==> flow/design.v <==
`timescale 1ns / 1ps
module Timer(
    input CLK,
    input RESET,
    inout [7:0] BUS_DATA,
    input [7:0] BUS_ADDR,
    input [3:0] SWITCHES,
    input BUS_WE,
    output BUS_INTERRUPT_RAISE,
    input BUS_INTERRUPT_ACK
 );
    parameter [7:0] TimerBaseAddr = 8'hF0;  
    parameter InitialIterruptRate = 100;  
    parameter InitialIterruptEnable = 1'b1;  
    reg [7:0] InterruptRate;
    always@(posedge CLK) begin
        if(RESET)
            InterruptRate <= InitialIterruptRate;
        else if((BUS_ADDR == TimerBaseAddr + 8'h01) & BUS_WE)
            InterruptRate <= BUS_DATA;
    end
    reg InterruptEnable;
    always@(posedge CLK) begin
        if(RESET)
            InterruptEnable <= InitialIterruptEnable;
        else if((BUS_ADDR == TimerBaseAddr + 8'h03) & BUS_WE)
            InterruptEnable <= BUS_DATA[0];
        end
    reg [31:0] DownCounter;
    always@(posedge CLK) begin
        if(RESET)
            DownCounter <= 0;
        else begin
            if(DownCounter == 32'd999999)  
                DownCounter <= 0;
            else
                DownCounter <= DownCounter + 1'b1;
        end
    end
    reg [31:0] Timer;
    always@(posedge CLK) begin
        if(RESET | (BUS_ADDR == TimerBaseAddr + 8'h02))
            Timer <= 0;
        else begin
            if((DownCounter == 0))
                Timer <= Timer + 1'b1;
            else
                Timer <= Timer;
        end
    end
    reg TargetReached;
    reg [31:0] LastTime;
    always@(posedge CLK) begin
        if(RESET) begin
            TargetReached <= 1'b0;
            LastTime <= 0;
        end else if((LastTime + InterruptRate) == Timer) begin
            if(InterruptEnable)
                TargetReached <= 1'b1;
            LastTime <= Timer;
        end else
                TargetReached <= 1'b0;
    end
    reg Interrupt;
    always@(posedge CLK) begin
        if(RESET)
            Interrupt <= 1'b0;
        else if(TargetReached)
            Interrupt <= 1'b1;
        else if(BUS_INTERRUPT_ACK)
            Interrupt <= 1'b0;
    end
    assign BUS_INTERRUPT_RAISE = Interrupt;
    reg TransmitTimerValue;
    always@(posedge CLK) begin
        if(BUS_ADDR == TimerBaseAddr)
            TransmitTimerValue <= 1'b1;
        else
            TransmitTimerValue <= 1'b0;
    end
    assign BUS_DATA = (TransmitTimerValue) ? Timer[7:0] : 8'hZZ;
endmodule
* From RTL to reports: Timer
The steps from the RTL of Timer to its reports follow in flow order.
Lines are those of the file above, counted from 1.
Operators carry their Yosys type and port widths (W data, S select, Z words).
Library cell names are shortened.
A cell with -- has no value.
- Design top :: Timer
- Clock :: CLK
- Cell library :: sky130hd
- Timing corner :: tt_025C_1v80

* After elaboration
Source: Yosys, flattened and elaborated, memories not mapped. Widths are those after wreduce. Registers that Yosys merges into a memory's read port (data or address) are not register bits. Print and check cells do not count. Equal cells are merged and count once.
- Bits of input ports :: 16
- Output and inout bits :: 9
- Word-level cells :: 29
- Bits in registers :: 108
- $add $sub $neg :: 3
- Eq/ne operators :: 6
- Muxes and demuxes :: 4
- Reduce/logical cells :: 4
- Bitwise gates (word level) :: 4
** Operators with widths (number)
- $add A32 B1 Y32 const B :: 2
- $eq A32 B20 Y1 const B :: 1
- $eq A32 B32 Y1 :: 1
- $add A32 B8 Y32 :: 1
- $logic_not A32 Y1 :: 1
- $eq A8 B8 Y1 const B :: 4
- $mux W8 :: 1
- $reduce_or A2 Y1 :: 2
- $mux W1 :: 3
- $and A1 B1 Y1 :: 2
- $reduce_bool A2 Y1 :: 1
- $or A1 B1 Y1 :: 1
- $not A1 Y1 :: 1

* Depth
Yosys ltp: most cells in a row. Word level: on the elaborated netlist, between registers, memories and ports. Mapped: between sequential cells and ports; inverters and the memories' decode and read muxes count.
- Depth after elaboration :: 4
- ABC_AREA :: 0
- Depth in mapped cells :: 12

* Mapped cells and area
Source: synth_stat.txt of the flow (Yosys; design flattened, memories mapped). It holds for the ABC_AREA given above (unset counts as 0); a run with the other value may have another netlist.
** Cell types
- dfxtp_1 :: number 107, area in all 2.14E+03 um2
- xor2_1 :: number 53, area in all 464.195 um2
- mux2i_1 :: number 40, area in all 400.384 um2
- xnor2_1 :: number 39, area in all 341.578 um2
- nor2_1 :: number 78, area in all 292.781 um2
- or2b_2 :: number 32, area in all 280.269 um2
- or2b_1 :: number 23, area in all 172.666 um2
- nand2_1 :: number 44, area in all 165.158 um2
- nand4_1 :: number 25, area in all 156.4 um2
- ha_1 :: number 11, area in all 137.632 um2
- and3_1 :: number 21, area in all 131.376 um2
- a21oi_1 :: number 26, area in all 130.125 um2
- nand3_1 :: number 25, area in all 125.12 um2
- or3_1 :: number 14, area in all 87.584 um2
- nand2b_1 :: number 13, area in all 81.328 um2
- and4_1 :: number 8, area in all 70.067 um2
- nor3_1 :: number 13, area in all 65.062 um2
- o21ai_0 :: number 13, area in all 65.062 um2
Other cell types: 43; their cells: 94.
- Cell count :: 679
- Mapped area :: 6074.6 um2
- Flip-flop cells :: 107

* Timing after synthesis
OpenSTA on the mapped netlist: ideal clock, no wires. The path of least setup slack (recovery checks aside). Input and output delay are each 20% of the period. Register names are those of the netlist, which keeps one name where synthesis merged equal registers.
- Kind :: reg-to-reg
- Start point :: register InterruptRate[0]
- End point :: register LastTime[10]
- Setup slack :: 0.891 ns
- Path delay :: 2.869 ns
- Data required time :: 3.688 ns
- Stages :: 13
- Clock period :: 3.76 ns
- Data arrival time :: 2.797 ns
- Synthesis period reached :: 2.869 ns
"path delay" = arrival - input delay + setup time.
"stages" counts driving pins, that of a launching flip-flop among them; a cell with two outputs on the path counts twice.
"synthesis period reached" is the clock period less the worst setup slack; recovery checks do not enter. This is arithmetic on one report: input and output delays are still those of the set period (20% each).
Between the ends stands the longest chain of elaborated cells between them, by number of cells; it is not shown to be the way that was timed. Of several equally long chains one is given.
Each line given opens the expression or statement behind the cell; cells for indexed reads and writes are added by Yosys, which also makes memories of some case tables.
- Cells stage by stage :: dfxtp_1 -> ha_1 -> fa_1 -> a21o_1 -> a21oi_1 -> o21ba_2 -> o31ai_1 -> a211oi_2 -> nand4_1 -> nor4b_2 -> buf_6 -> buf_12 -> mux2i_1
- Length of the longest elaborated chain :: 2
- Elaborated cells between the ends (all ways) :: 2
- Source lines of those cells :: 1
** Ends and longest elaborated chain, post-synthesis
- from (decl) :: RTL line 15 : reg [7:0] InterruptRate;
- from (assign) :: RTL line 18 : InterruptRate <= InitialIterruptRate;
- from (assign) :: RTL line 20 : InterruptRate <= BUS_DATA;
- $add A32 B8 Y32 :: RTL line 57 : end else if((LastTime + InterruptRate) == Timer) begin
- $eq A32 B32 Y1 :: RTL line 57
- to (assign) :: RTL line 56 : LastTime <= 0;
- to (assign) :: RTL line 60 : LastTime <= Timer;
- to (decl) :: RTL line 52 : reg [31:0] LastTime;

* Worst path after layout
From the final timing report of job 2: the path of least setup slack in the routed layout; clock arrival at registers is part of the times.
- Kind :: reg-to-reg
- Start point :: register InterruptRate[6]
- End point :: register LastTime[22]
- Setup slack :: -0.36 ns
- Stages :: 13
- Data required time :: 2.85 ns
- Clock period :: 2.57 ns
- Data arrival time :: 3.21 ns
Between the ends stands the longest chain of elaborated cells between them, by number of cells; it is not shown to be the way that was timed. Of several equally long chains one is given.
- Cells stage by stage :: dfxtp_1 -> ha_1 -> nand3_1 -> o211ai_1 -> buf_4 -> o2111ai_2 -> nor4_2 -> a21oi_1 -> nor4_2 -> nor4b_4 -> buf_4 -> buf_8 -> mux2i_1
- Length of the longest elaborated chain :: 2
- Elaborated cells between the ends (all ways) :: 2
- Source lines of those cells :: 1
** Ends and longest elaborated chain, after layout
- from (decl) :: RTL line 15 : reg [7:0] InterruptRate;
- from (assign) :: RTL line 18 : InterruptRate <= InitialIterruptRate;
- from (assign) :: RTL line 20 : InterruptRate <= BUS_DATA;
- $add A32 B8 Y32 :: RTL line 57 : end else if((LastTime + InterruptRate) == Timer) begin
- $eq A32 B32 Y1 :: RTL line 57
- to (assign) :: RTL line 56 : LastTime <= 0;
- to (assign) :: RTL line 60 : LastTime <= Timer;
- to (decl) :: RTL line 52 : reg [31:0] LastTime;

FLOW RESULTS
============

2 stored runs of Timer in the flow (synthesis by Yosys, layout by OpenROAD, sky130hd cells), in arbitrary order. Constraints: input delay and output delay 20% of the set period each, output load 0.01 pF.
"clock period achieved": clock period set for the run, less the worst setup slack. It is reckoned from that one timing run; input and output delays stay at 20% of the period that was set.
"time on the worst setup path" = time allowed to the worst setup path (clock period - input delay - output delay, where it has them) - its slack; a late launch clock adds to it, a late capture clock takes from it.
"total power of the final layout" is the tool's figure for a default switching activity; nothing was simulated.

** Job 1
- Settings :: period_ns=1.89; CORE_UTILIZATION=48; SETUP_SLACK_MARGIN=0.45; PLACE_DENSITY=0.88; CORE_ASPECT_RATIO=1.25; CELL_PAD_IN_SITES_GLOBAL_PLACEMENT=3; TNS_END_PERCENT=65; ABC_AREA=1; CTS_CLUSTER_DIAMETER=99; MAX_ROUTING_LAYER=met4; CAP_MARGIN=20; CORE_MARGIN=2; SLEW_MARGIN=20
- Outcome :: did not finish, placement stopped with GPL-0301

** Job 2
- Settings :: period_ns=2.57; CORE_UTILIZATION=44; SETUP_SLACK_MARGIN=0.36; PLACE_DENSITY_LB_ADDON=0.05; CORE_ASPECT_RATIO=1.02; TNS_END_PERCENT=50; CAP_MARGIN=5; SLEW_MARGIN=5; MIN_ROUTING_LAYER=met2; MAX_ROUTING_LAYER=met4; CORE_MARGIN=2
- Post-route setup TNS :: -10.432 ns
- Area of the standard cells in the finished layout :: 7553.5 um2
- Worst hold slack in the final report :: 0.262 ns
- Area of the die :: 14761.5 um2
- Post-layout utilization :: 0.557
- Total power of the final layout :: 0.00332 W
- Time on the worst setup path :: 2.93 ns
- Critical path kind :: reg-to-reg
- Smallest setup slack :: -0.357 ns
- Clock period achieved :: 2.927 ns
- Synthesized cell area :: 6074.6 um2
