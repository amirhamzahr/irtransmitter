==> flow/design.v <==
`timescale 1ns / 1ps
module TenHz_cnt(
    input CLK,
    input RESET,
    output [24:0] COUNT,
    output SEND_PACKET
    );
    reg [24:0] count;
    reg generic_packet;
    parameter MAX_COUNT = 10000000;
    initial begin
        count = 0;
        generic_packet <= 0;
    end
    always@(posedge CLK) begin
        if(count == MAX_COUNT) begin
            count          <= 0;
            generic_packet <= 1;
        end    
        else begin
            count          <= count + 1;
            generic_packet <= 0;
        end
    end
    assign COUNT = count;
    assign SEND_PACKET = generic_packet;
endmodule
=== Tool chain data of TenHz_cnt ===
What the tools print for TenHz_cnt, step after step.
Line numbers count from 1 in the design file above.
The mark n/a stands for no value.

* Top: TenHz_cnt
* Clock: CLK
* Cell library: sky130hd
* Corner: tt_025C_1v80

=== After elaboration ===
Source: Yosys, flattened and elaborated, memories not mapped. Widths are those after wreduce; folded enables and synchronous resets count as part of the registers. Registers that Yosys merges into a memory's read port (data or address) are not register bits. Print and check cells do not count. Equal cells are merged and count once.

* Input port bits: 2
* Output and inout bits: 26
* Bits in registers: 26
* Cells after elaboration: 5

* Equal/unequal tests: 1
* Multiplexer cells: 1
* Add/subtract/negate cells: 1

{| class="wikitable"
|+ Operators with widths
! operator !! number
|-
| adder 25 x 1 -> 25 bit (second input constant) || 1
|-
| equality test 25 x 24 -> 1 bit (second input constant) || 1
|-
| two-way mux 1 bit || 1
|}

=== Depth ===
Depth = most cells in a row (Yosys ltp): at word level without a register or memory, in the mapped netlist without a sequential cell, where the memories' decode and read muxes count.

* Word-level depth: 2
* ABC_AREA: 0
* Depth in mapped cells: 7
* Depth with buffers taken out: 7

=== After synthesis ===
Source: synth_stat.txt of the flow (Yosys; design flattened, memories mapped). It holds for the ABC_AREA given above (unset counts as 0); a run with the other value may have another netlist.
The area totals of this step are shown rounded.

{| class="wikitable"
|+ Cell types
! cell type !! number !! total area (um^2)
|-
| sky130_fd_sc_hd__dfxtp_1 || 26 || 520.499
|-
| sky130_fd_sc_hd__xnor2_1 || 14 || 122.618
|-
| sky130_fd_sc_hd__xor2_1 || 7 || 61.309
|-
| sky130_fd_sc_hd__nor2_1 || 13 || 48.797
|-
| sky130_fd_sc_hd__nand3_1 || 9 || 45.043
|-
| sky130_fd_sc_hd__nand4_1 || 6 || 37.536
|-
| sky130_fd_sc_hd__nand2_1 || 7 || 26.275
|-
| sky130_fd_sc_hd__ha_1 || 2 || 25.024
|-
| sky130_fd_sc_hd__nand4_4 || 1 || 21.27
|-
| sky130_fd_sc_hd__nor4_4 || 1 || 21.27
|-
| sky130_fd_sc_hd__nor4_1 || 3 || 18.768
|-
| sky130_fd_sc_hd__nand3_4 || 1 || 17.517
|-
| sky130_fd_sc_hd__nand4_2 || 1 || 12.512
|-
| sky130_fd_sc_hd__nor4_2 || 1 || 12.512
|-
| sky130_fd_sc_hd__inv_1 || 3 || 11.261
|-
| sky130_fd_sc_hd__and4_2 || 1 || 10.01
|-
| sky130_fd_sc_hd__mux2i_1 || 1 || 10.01
|-
| sky130_fd_sc_hd__nor3_1 || 2 || 10.01
|}

Not listed: further types 11, cells in them 11.

* Mapped cells: 110
* Buffer cells: 1
* Mapped flip-flops: 26
* Sequential area: 520 um^2
* Mapped area: 1110 um^2

=== Path before layout ===
Source: OpenSTA report_checks on the synthesized netlist (no wires, ideal clock, input and output delay 20% of the period each), path of least setup slack; recovery checks are left aside. Register names are those of the netlist, which keeps one name where synthesis merged equal registers.

* Path kind: reg-to-reg
* Start: reg count[0]
* End: reg count[22]
* Path buffers: 0
* Driving pins on the path: 7
* Delay of the path: 1592 ps
* Library setup time: 122 ps
* Data arrival time: 1470 ps
* Path slack: -62 ps
* Data required time: 1408 ps
* Clock period: 1530 ps
* Time at the first pin: 0 ps
* Synthesis period reached: 1592 ps

"delay of the path" is the arrival time less input delay plus setup time.
"driving pins on the path": output pins that drive a net of the path, with the launching flip-flop's if there is one; two outputs of one cell count as two.
"synthesis period reached" = period - worst setup slack (recovery checks aside). The figure is calculated, with input and output delays left at 20% of the set period.
The rows between start and end are the longest chain of elaborated cells between them; the timing report does not say that the signal goes this way. Where chains are equally long, one stands for them.
Each line given opens the expression or statement behind the cell; cells for indexed reads and writes are added by Yosys, which also makes memories of some case tables.

* Path through: sky130_fd_sc_hd__dfxtp_1 > sky130_fd_sc_hd__ha_1 > sky130_fd_sc_hd__nand3_1 > sky130_fd_sc_hd__nor4_4 > sky130_fd_sc_hd__and2_4 > sky130_fd_sc_hd__nand4_2 > sky130_fd_sc_hd__xnor2_1
* Cells in the longest elaborated chain: 1
* Elaborated cells between the ends (all ways): 2
* RTL lines with such cells: 2
* Those cells by class: add/sub (1); eq/ne (1)

{| class="wikitable"
|+ Ends and longest elaborated chain, after synthesis
! what !! line !! source
|-
| start: declaration || 8 || <nowiki>reg [24:0] count;</nowiki>
|-
| start: assignment || 17 || <nowiki>count          <= 0;</nowiki>
|-
| start: assignment || 21 || <nowiki>count          <= count + 1;</nowiki>
|-
| adder 25 x 1 -> 25 bit || 21 ||
|-
| end: assignment || 17 ||
|-
| end: assignment || 21 ||
|-
| end: declaration || 8 ||
|}

=== Worst path after layout ===
Path of least setup slack in the final report of run 2 (OpenROAD, finished layout, wires in). Where an end is a register, its clock arrival counts in the times.
The report prints the path's times to 10 ps; the period is as set.

* Path kind: reg-to-reg
* Start: reg count[8]
* End: reg count[21]
* Data required time: 1900 ps
* Path buffers: 0
* Time at the first pin: 340 ps
* Clock period: 1660 ps
* Driving pins on the path: 6
* Data arrival time: 2070 ps
* Library setup time: 80 ps
* Path slack: -170 ps

The rows between start and end are the longest chain of elaborated cells between them; the timing report does not say that the signal goes this way. Where chains are equally long, one stands for them.

* Path through: sky130_fd_sc_hd__dfxtp_4 > sky130_fd_sc_hd__nand4_4 > sky130_fd_sc_hd__nor2_1 > sky130_fd_sc_hd__nand3_1 > sky130_fd_sc_hd__nor2_1 > sky130_fd_sc_hd__xor2_1
* Cells in the longest elaborated chain: 1
* Elaborated cells between the ends (all ways): 2
* RTL lines with such cells: 2
* Those cells by class: add/sub (1); eq/ne (1)

{| class="wikitable"
|+ Ends and longest elaborated chain, post-layout
! what !! line !! source
|-
| start: declaration || 8 || <nowiki>reg [24:0] count;</nowiki>
|-
| start: assignment || 17 || <nowiki>count          <= 0;</nowiki>
|-
| start: assignment || 21 || <nowiki>count          <= count + 1;</nowiki>
|-
| adder 25 x 1 -> 25 bit || 21 ||
|-
| end: assignment || 17 ||
|-
| end: assignment || 21 ||
|-
| end: declaration || 8 ||
|}

Add stored flow runs of TenHz_cnt

Stored flow runs of TenHz_cnt (2 of them; Yosys, OpenROAD, sky130hd). They differ in their settings and are not a sequence. Constraints: input delay and output delay 20% of the set period each, output load 0.01 pF.
"achieved clock period" is the run's clock period less its worst setup slack. It is reckoned from that one timing run; input and output delays stay at 20% of the period that was set.
"worst setup path time": the worst setup path's part of the clock period (all of it between registers, 20% less for each end at a port) less its slack. A launch clock that arrives late makes it longer, a capture clock that arrives late makes it shorter.
"power" is the tool's figure for a default switching activity; nothing was simulated.
"worst setup path time" is known to 10 ps.
Results are given in rounded form.

Run 1
==> flow/run.sh <==
#!/bin/bash
# the make line also repeats the synthesis and layout settings of config.mk as NAME=value (left out here)
make -C /OpenROAD-flow-scripts/flow DESIGN_CONFIG=/design/flow/config.mk WORK_HOME=/design/flow/orfs CLKGATE_MAP_FILE= finish
==> flow/config.mk <==
export PLATFORM = sky130hd
export DESIGN_NAME = TenHz_cnt
export DESIGN_NICKNAME = TenHz_cnt
export VERILOG_FILES = /design/flow/design.v
export SDC_FILE = /design/flow/constraint.sdc
export NUM_CORES = 4
export LEC_CHECK = 0
export ABC_AREA = 1
export CAP_MARGIN = 20
export CELL_PAD_IN_SITES_DETAIL_PLACEMENT = 1
export CELL_PAD_IN_SITES_GLOBAL_PLACEMENT = 0
export CORE_MARGIN = 2
export CORE_UTILIZATION = 41
export GPL_ROUTABILITY_DRIVEN = 1
export GPL_TIMING_DRIVEN = 0
export PLACE_DENSITY = 0.49
export SLEW_MARGIN = 20
==> flow/constraint.sdc <==
create_clock -name core_clock -period 0.963 [get_ports {CLK}]
set_input_delay 0.1926 -clock core_clock [delete_from_list [all_inputs] [get_ports {CLK}]]
set_output_delay 0.1926 -clock core_clock [all_outputs]
set_load 0.01 [all_outputs]

==> results of run 1 <==
did not finish, clock tree synthesis stopped with DPL-0033

Run 2
==> flow/run.sh <==
#!/bin/bash
# the make line also repeats the synthesis and layout settings of config.mk as NAME=value (left out here)
make -C /OpenROAD-flow-scripts/flow DESIGN_CONFIG=/design/flow/config.mk WORK_HOME=/design/flow/orfs CLKGATE_MAP_FILE= finish
==> flow/config.mk <==
export PLATFORM = sky130hd
export DESIGN_NAME = TenHz_cnt
export DESIGN_NICKNAME = TenHz_cnt
export VERILOG_FILES = /design/flow/design.v
export SDC_FILE = /design/flow/constraint.sdc
export NUM_CORES = 4
export LEC_CHECK = 0
export CAP_MARGIN = 20
export CORE_MARGIN = 2
export CORE_UTILIZATION = 57
export SLEW_MARGIN = 20
==> flow/constraint.sdc <==
create_clock -name core_clock -period 1.66 [get_ports {CLK}]
set_input_delay 0.3320 -clock core_clock [delete_from_list [all_inputs] [get_ports {CLK}]]
set_output_delay 0.3320 -clock core_clock [all_outputs]
set_load 0.01 [all_outputs]

==> results of run 2 <==
chip area after synthesis (Yosys): 1110 um^2
die area: 2330 um^2
utilization: 90.8%
worst setup slack after layout: -169 ps
total negative slack: -169 ps
worst hold slack: 485 ps
power: 0.00106 W
achieved clock period: 1829 ps
worst setup path time: 1830 ps
worst setup path kind: reg-to-reg
